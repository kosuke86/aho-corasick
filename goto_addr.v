==> flow/design.v <==
module GOTO_ADDR(CLK, RST, ADDR_G);
input CLK;
input RST;
output [11:0]ADDR_G;
reg [11:0]ADDR_G;
always @(posedge CLK)
  begin
if (~RST)
      ADDR_G <= 11'd0;
    else if (ADDR_G == 11'd15)
      ADDR_G <= 11'd0;
    else
      ADDR_G <= ADDR_G + 1'b1;
  end
endmodule
[Tool chain data of GOTO_ADDR]
Tool output for the design above, in the order of the flow.
Lines are those of the file above, counted from 1.
Library cell names are shortened.
A cell with - has no value.
Set-up
  top module: GOTO_ADDR
  clock input: CLK
  library: sky130hd
  corner: tt_025C_1v80

[Word level]
Counts by Yosys on the flattened word-level netlist (proc, flatten, opt, wreduce; memories kept). Register bits leave out memories and registers merged into their read ports (data or address); mux counts leave out enables and synchronous resets folded into registers. Print and check cells are left out. Cells with the same type and inputs are merged into one.
Bit counts
  flip-flop bits (word level): 12
  input bits: 2
  output and inout bits: 12
  elaborated cells: 5
Operators by class
  $add $sub $neg: 1
  eq/ne operators: 1
  bitwise gates (word level): 1
  reduce/logical cells: 1
Operator list (count)
  12-bit by 1-bit adder with 12-bit output with constant B: 1
  12-bit by 4-bit equality test with 1-bit output with constant B: 1
  2-bit OR reduction: 1
  1-bit inverter: 1

[Depth]
Yosys ltp: most cells in a row. Word level: on the elaborated netlist, between registers, memories and ports. Mapped: between sequential cells and ports; inverters and the memories' decode and read muxes count.
Depth
  word-level depth: 2
  ABC_AREA: 0
  mapped depth: 5
  gate-level depth less buffers: 4

[Netlist]
Source: synth_stat.txt of the flow (Yosys; design flattened, memories mapped). It holds for the ABC_AREA given above (unset counts as 0); a run with the other value may have another netlist.
Cells by type
  dfxtp_1: count 12, total area 240.23 µm²
  or4_1: count 5, total area 37.536 µm²
  a21oi_1: count 7, total area 35.034 µm²
  o31ai_1: count 3, total area 22.522 µm²
  nand3_1: count 4, total area 20.019 µm²
  o21ai_0: count 4, total area 20.019 µm²
  nand4_1: count 3, total area 18.768 µm²
  or3_1: count 3, total area 18.768 µm²
  xor2_1: count 2, total area 17.517 µm²
  nor2_1: count 4, total area 15.014 µm²
  ha_1: count 1, total area 12.512 µm²
  o31ai_2: count 1, total area 12.512 µm²
  buf_6: count 1, total area 11.261 µm²
  xnor2_1: count 1, total area 8.758 µm²
  inv_1: count 2, total area 7.507 µm²
  nand2_1: count 2, total area 7.507 µm²
  or3_2: count 1, total area 7.507 µm²
  and2_1: count 1, total area 6.256 µm²
Mapped netlist
  cells in the netlist: 57
  mapped area: 519.2 µm²
  sequential part of the area: 240.2 µm²
  flip-flop cells: 12
  buffers: 1

[Worst setup path after synthesis]
Source: OpenSTA report_checks on the synthesized netlist (no wires, ideal clock, input and output delay 20% of the period each), path of least setup slack; recovery checks are left aside. Register names are those of the netlist, which keeps one name where synthesis merged equal registers.
Timing path post-synthesis
  kind: register to register
  from: register ADDR_G[0]
  to: register ADDR_G[10]
  clock period: 1.59 ns
  library setup time: 0.070 ns
  time at the first pin: 0.000 ns
  arrival time: 1.467 ns
  data required time: 1.520 ns
  slack: 0.053 ns
  delay of the path: 1.537 ns
  stages on the path: 5
  path buffers: 0
  synthesis period reached: 1.537 ns
"delay of the path" = arrival - input delay + setup time.
"stages on the path": output pins that drive a net of the path, with the launching flip-flop's if there is one; two outputs of one cell count as two.
"synthesis period reached" is the clock period less the worst setup slack; recovery checks do not enter. This is arithmetic on one report: input and output delays are still those of the set period (20% each).
Between the ends stands the longest chain of elaborated cells between them, by number of cells; it is not shown to be the way that was timed. Of several equally long chains one is given.
A line is the first line of the expression or statement that the cell stems from. Yosys adds cells for indexed reads and writes and turns some case tables into memories.
At most two assigning lines are given for a register; there are more.
Between the ends, post-synthesis
  cells stage by stage: dfxtp_1 ha_1 nand3_1 or4_1 a21oi_1
  length of the longest elaborated chain: 2
  elaborated cells between the ends (all ways): 3
  RTL lines with such cells: 2
  those cells by class: 1 x add/sub; 1 x eq/ne; 1 x reduce/logical
RTL lines, path post-synthesis
  start: declaration: line 4  | output [11:0]ADDR_G;
  start: assignment: line 9  | ADDR_G <= 11'd0;
  start: assignment: line 13  | ADDR_G <= ADDR_G + 1'b1;
  12-bit by 4-bit equality test with 1-bit output: line 10  | else if (ADDR_G == 11'd15)
  2-bit OR reduction
  end: assignment: line 9
  end: assignment: line 13
  end: declaration: line 4

[Timing after layout]
Path of least setup slack in the final report of record 2 (OpenROAD, finished layout, wires in). Where an end is a register, its clock arrival counts in the times.
Timing path after layout
  kind: register to register
  from: register ADDR_G[1]
  to: register ADDR_G[10]
  clock period: 1.23 ns
  library setup time: 0.07 ns
  time at the first pin: 0.28 ns
  arrival time: 1.83 ns
  data required time: 1.45 ns
  slack: -0.38 ns
  stages on the path: 5
  path buffers: 0
Between the ends stands the longest chain of elaborated cells between them, by number of cells; it is not shown to be the way that was timed. Of several equally long chains one is given.
At most two assigning lines are given for a register; there are more.
Between the ends, after layout
  cells stage by stage: dfxtp_2 ha_2 nand3_2 or4_1 a21oi_2
  length of the longest elaborated chain: 2
  elaborated cells between the ends (all ways): 3
  RTL lines with such cells: 2
  those cells by class: 1 x add/sub; 1 x eq/ne; 1 x reduce/logical
RTL lines, path after layout
  start: declaration: line 4  | output [11:0]ADDR_G;
  start: assignment: line 9  | ADDR_G <= 11'd0;
  start: assignment: line 13  | ADDR_G <= ADDR_G + 1'b1;
  12-bit by 4-bit equality test with 1-bit output: line 10  | else if (ADDR_G == 11'd15)
  2-bit OR reduction
  end: assignment: line 9
  end: assignment: line 13
  end: declaration: line 4

Data sheet: physical implementation of GOTO_ADDR

Stored flow runs of GOTO_ADDR (2 of them; Yosys, OpenROAD, sky130hd). They differ in their settings and are not a sequence. Constraints: input delay and output delay 20% of the set period each, output load 0.01 pF.
"clock period achieved" means the clock period less the worst setup slack. The figure is calculated, with input and output delays left at 20% of the set period.
"allowed time less slack (worst setup path)" means the part of the period allowed to the worst setup path (the constraints hold back 20% at inputs and 20% at outputs) less its slack; where the path has registers, the arrival times of their clocks count too.
"power consumption" rests on the timing tool's default activity at the inputs, not on a simulated workload.

==> record 1: settings <==
{ "period_ns": 1.27, "CORE_UTILIZATION": 44, "PLACE_DENSITY_LB_ADDON": 0.24, "CORE_ASPECT_RATIO": 0.69, "ABC_AREA": 0, "GPL_ROUTABILITY_DRIVEN": 0, "CTS_CLUSTER_DIAMETER": 341, "MAX_ROUTING_LAYER": "met5", "CAP_MARGIN": 20, "CORE_MARGIN": 2, "SLEW_MARGIN": 20 }
==> record 1: results <==
did not finish, floorplanning stopped with PDN-0185

==> record 2: settings <==
{ "period_ns": 1.23, "CORE_UTILIZATION": 33, "PLACE_DENSITY_LB_ADDON": 0.19, "CORE_MARGIN": 5, "CELL_PAD_IN_SITES_DETAIL_PLACEMENT": 2, "TNS_END_PERCENT": 100, "CTS_CLUSTER_DIAMETER": 61, "MIN_ROUTING_LAYER": "met1", "MAX_ROUTING_LAYER": "met4", "CAP_MARGIN": 20, "SLEW_MARGIN": 20 }
==> record 2: results <==
area of the synthesized netlist: 519.2 µm²
area of the die: 2466.6 µm²
standard-cell area after layout: 910.9 µm²
utilization in the final report: 0.605
smallest setup slack: -0.382 ns
total negative setup slack: -3.594 ns
final worst hold slack: 0.624 ns
power consumption: 0.8251 mW
clock period achieved: 1.612 ns
allowed time less slack (worst setup path): 1.61 ns
critical path type: register to register
