==> flow/design.v <==
module FAILURE_ADDR(CLK, RST, ADDR_F);
input CLK;
input RST;
output [11:0]ADDR_F;
reg [11:0]ADDR_F;
always @(posedge CLK)
  begin
    if (~RST)
      ADDR_F <= 11'd0;
    else if (ADDR_F == 11'h15)
      ADDR_F <= 11'd0;
    else
      ADDR_F <= ADDR_F + 1'b1;
  end
endmodule
[Step by step through the tools: FAILURE_ADDR]
The steps from the RTL of FAILURE_ADDR to its reports follow in flow order.
Lines are those of the file above, counted from 1.
Operators carry their Yosys type and port widths (W data, S select, Z words).
Cell names lack the library's common part.
A cell with -- has no value.
Inputs
  top: FAILURE_ADDR
  clock port: CLK
  library: sky130hd
  corner: tt_025C_1v80

[Word-level counts]
Yosys after proc, flatten, opt, wreduce and memory -nomap, before mapping. Enables and synchronous resets that opt folds into registers are not counted as muxes. Memory bits, and registers merged into a memory's read port (data or address), are not among the register bits. Print and check cells are not counted. Equal cells are merged and count once.
Bit counts
  bits in registers: 12
  bits of input ports: 2
  output and inout port bits: 12
  elaborated cells: 5
Operators by class
  add/subtract/negate cells: 1
  eq/ne operators: 1
  bitwise gates (word level): 1
  reduce/logical cells: 1
Operator list (count)
  $add A12 B1 Y12 const B: 1
  $eq A12 B5 Y1 const B: 1
  $reduce_or A2 Y1: 1
  $not A1 Y1: 1

[Longest topological paths]
Yosys ltp: most cells in a row. Word level: on the elaborated netlist, between registers, memories and ports. Mapped: between sequential cells and ports; inverters and the memories' decode and read muxes count.
Logic depth
  depth in word-level cells: 2
  ABC_AREA: 0
  depth in mapped cells: 6
  depth with buffers taken out: 5

[Mapped cells and area]
Yosys stat after the flow's synthesis: flattened, memories mapped to cells. It holds for the ABC_AREA given above (unset counts as 0); a run with the other value may have another netlist.
Mapped netlist
  standard cells after synthesis: 61
  cell area after synthesis: 549.3 um2
  flip-flops: 12
Cell types
  dfxtp_1: count 12, total area 240.23 um2
  a21oi_1: count 6, total area 30.029 um2
  or4_1: count 4, total area 30.029 um2
  ha_1: count 2, total area 25.024 um2
  nand3_1: count 5, total area 25.024 um2
  or3_1: count 4, total area 25.024 um2
  o31ai_1: count 3, total area 22.522 um2
  o21ai_0: count 4, total area 20.019 um2
  nand4_1: count 3, total area 18.768 um2
  nor2_1: count 5, total area 18.768 um2
  xor2_1: count 2, total area 17.517 um2
  o31ai_2: count 1, total area 12.512 um2
  buf_6: count 1, total area 11.261 um2
  nand2_1: count 3, total area 11.261 um2
  nand4b_1: count 1, total area 8.758 um2
  xnor2_1: count 1, total area 8.758 um2
  a21boi_0: count 1, total area 7.507 um2
  or3_2: count 1, total area 7.507 um2
Other cell types: 2; their cells: 2.

[Timing after synthesis]
Path of least setup slack by OpenSTA after synthesis, without wires, with an ideal clock, recovery checks aside; 20% of the period is set as input and as output delay. Where synthesis merged equal registers, the netlist keeps one of their names.
Timing path after synthesis
  path kind: register -> register
  from: register ADDR_F[7]
  to: register ADDR_F[9]
  period: 1.43 ns
  time at the first pin: 0.000 ns
  data arrival time: 1.399 ns
  path slack: -0.095 ns
  path delay: 1.524 ns
  stages on the path: 5
  buffers on the path: 1
  period reached after synthesis: 1.525 ns
"path delay" is the arrival time less input delay plus setup time.
"stages on the path": output pins that drive a net of the path, with the launching flip-flop's if there is one; two outputs of one cell count as two.
"period reached after synthesis" is the clock period less the worst setup slack; recovery checks do not enter. This is arithmetic on one report: input and output delays are still those of the set period (20% each).
The rows between start and end are the longest chain of elaborated cells between them; the timing report does not say that the signal goes this way. Where chains are equally long, one stands for them.
Each line given opens the expression or statement behind the cell; cells for indexed reads and writes are added by Yosys, which also makes memories of some case tables.
At most two assigning lines are given for a register; there are more.
Between the ends, after synthesis
  cells stage by stage: dfxtp_1 or4_1 o31ai_2 buf_6 a21oi_1
  cells in the longest elaborated chain: 2
RTL lines, path after synthesis
  start: declaration: RTL line 4  | output [11:0]ADDR_F;
  start: assignment: RTL line 9  | ADDR_F <= 11'd0;
  start: assignment: RTL line 13  | ADDR_F <= ADDR_F + 1'b1;
  $eq A12 B5 Y1: RTL line 10  | else if (ADDR_F == 11'h15)
  $reduce_or A2 Y1
  end: assignment: RTL line 9
  end: assignment: RTL line 13
  end: declaration: RTL line 4

[Timing after layout]
Path of least setup slack in the final report of stored run 2 (OpenROAD, finished layout, wires in). Where an end is a register, its clock arrival counts in the times.
Timing path post-layout
  path kind: register -> register
  from: register ADDR_F[8]
  to: register ADDR_F[8]
  period: 1.4 ns
  time at the first pin: 0.28 ns
  data arrival time: 1.61 ns
  path slack: -0.04 ns
  stages on the path: 5
  buffers on the path: 1
The rows between start and end are the longest chain of elaborated cells between them; the timing report does not say that the signal goes this way. Where chains are equally long, one stands for them.
At most two assigning lines are given for a register; there are more.
Between the ends, post-layout
  cells stage by stage: dfxtp_4 or4_4 o31ai_4 buf_6 a21oi_1
  cells in the longest elaborated chain: 2
RTL lines, path post-layout
  start: declaration: RTL line 4  | output [11:0]ADDR_F;
  start: assignment: RTL line 9  | ADDR_F <= 11'd0;
  start: assignment: RTL line 13  | ADDR_F <= ADDR_F + 1'b1;
  $eq A12 B5 Y1: RTL line 10  | else if (ADDR_F == 11'h15)
  $reduce_or A2 Y1
  end: assignment: RTL line 9
  end: assignment: RTL line 13
  end: declaration: RTL line 4

Subject: flow runs of FAILURE_ADDR

Hi,

Module FAILURE_ADDR, platform sky130hd: 2 stored runs of the flow (Yosys, OpenROAD) with differing settings, in no particular order. Input and output delays are each 20% of the period that was set; the output load is 0.01 pF.
"achieved clock period (ns)": clock period set for the run, less the worst setup slack. It is reckoned from that one timing run; input and output delays stay at 20% of the period that was set.
By "worst setup path time (ns)" is meant the share of the clock period that the worst setup path is allowed (20% is reserved at inputs, 20% at outputs), minus its slack. Clock arrival times at its registers enter into it.
"finish__power__total" is the tool's figure for a default switching activity; nothing was simulated.

Flow files of stored run 1
==> flow/run.sh <==
#!/bin/bash
# the make line also repeats the synthesis and layout settings of config.mk as NAME=value (left out here)
make -C /OpenROAD-flow-scripts/flow DESIGN_CONFIG=/design/flow/config.mk WORK_HOME=/design/flow/orfs CLKGATE_MAP_FILE= finish
==> flow/config.mk <==
export PLATFORM = sky130hd
export DESIGN_NAME = FAILURE_ADDR
export DESIGN_NICKNAME = FAILURE_ADDR
export VERILOG_FILES = /design/flow/design.v
export SDC_FILE = /design/flow/constraint.sdc
export NUM_CORES = 4
export LEC_CHECK = 0
export ABC_AREA = 0
export CAP_MARGIN = 20
export CELL_PAD_IN_SITES_GLOBAL_PLACEMENT = 2
export CORE_ASPECT_RATIO = 1.73
export CORE_MARGIN = 7
export CORE_UTILIZATION = 67
export CTS_CLUSTER_DIAMETER = 263
export GPL_ROUTABILITY_DRIVEN = 0
export GPL_TIMING_DRIVEN = 0
export PLACE_DENSITY_LB_ADDON = 0.09
export SLEW_MARGIN = 0
==> flow/constraint.sdc <==
create_clock -name core_clock -period 1.57 [get_ports {CLK}]
set_input_delay 0.3140 -clock core_clock [delete_from_list [all_inputs] [get_ports {CLK}]]
set_output_delay 0.3140 -clock core_clock [all_outputs]
set_load 0.01 [all_outputs]

report of stored run 1: did not finish, floorplan, PDN-0185

Flow files of stored run 2
==> flow/run.sh <==
#!/bin/bash
# the make line also repeats the synthesis and layout settings of config.mk as NAME=value (left out here)
make -C /OpenROAD-flow-scripts/flow DESIGN_CONFIG=/design/flow/config.mk WORK_HOME=/design/flow/orfs CLKGATE_MAP_FILE= finish
==> flow/config.mk <==
export PLATFORM = sky130hd
export DESIGN_NAME = FAILURE_ADDR
export DESIGN_NICKNAME = FAILURE_ADDR
export VERILOG_FILES = /design/flow/design.v
export SDC_FILE = /design/flow/constraint.sdc
export NUM_CORES = 4
export LEC_CHECK = 0
export CAP_MARGIN = 5
export CELL_PAD_IN_SITES_GLOBAL_PLACEMENT = 1
export CORE_MARGIN = 2
export CORE_UTILIZATION = 33
export CTS_CLUSTER_SIZE = 91
export GPL_TIMING_DRIVEN = 0
export PLACE_DENSITY_LB_ADDON = 0.01
export SETUP_SLACK_MARGIN = 0.25
export SLEW_MARGIN = 20
==> flow/constraint.sdc <==
create_clock -name core_clock -period 1.4 [get_ports {CLK}]
set_input_delay 0.2800 -clock core_clock [delete_from_list [all_inputs] [get_ports {CLK}]]
set_output_delay 0.2800 -clock core_clock [all_outputs]
set_load 0.01 [all_outputs]

report of stored run 2
yosys chip area after synthesis (um^2): 549.3
finish__design__die__area: 2006.6
finish__design__instance__area__stdcell: 880.8
finish__design__instance__utilization: 0.5714
finish__timing__setup__ws: -0.039
finish__timing__setup__tns: -0.301
finish__timing__hold__ws: 0.525
finish__power__total: 7.011e-04
achieved clock period (ns): 1.439
worst setup path time (ns): 1.44
worst setup path kind: register -> register

Regards
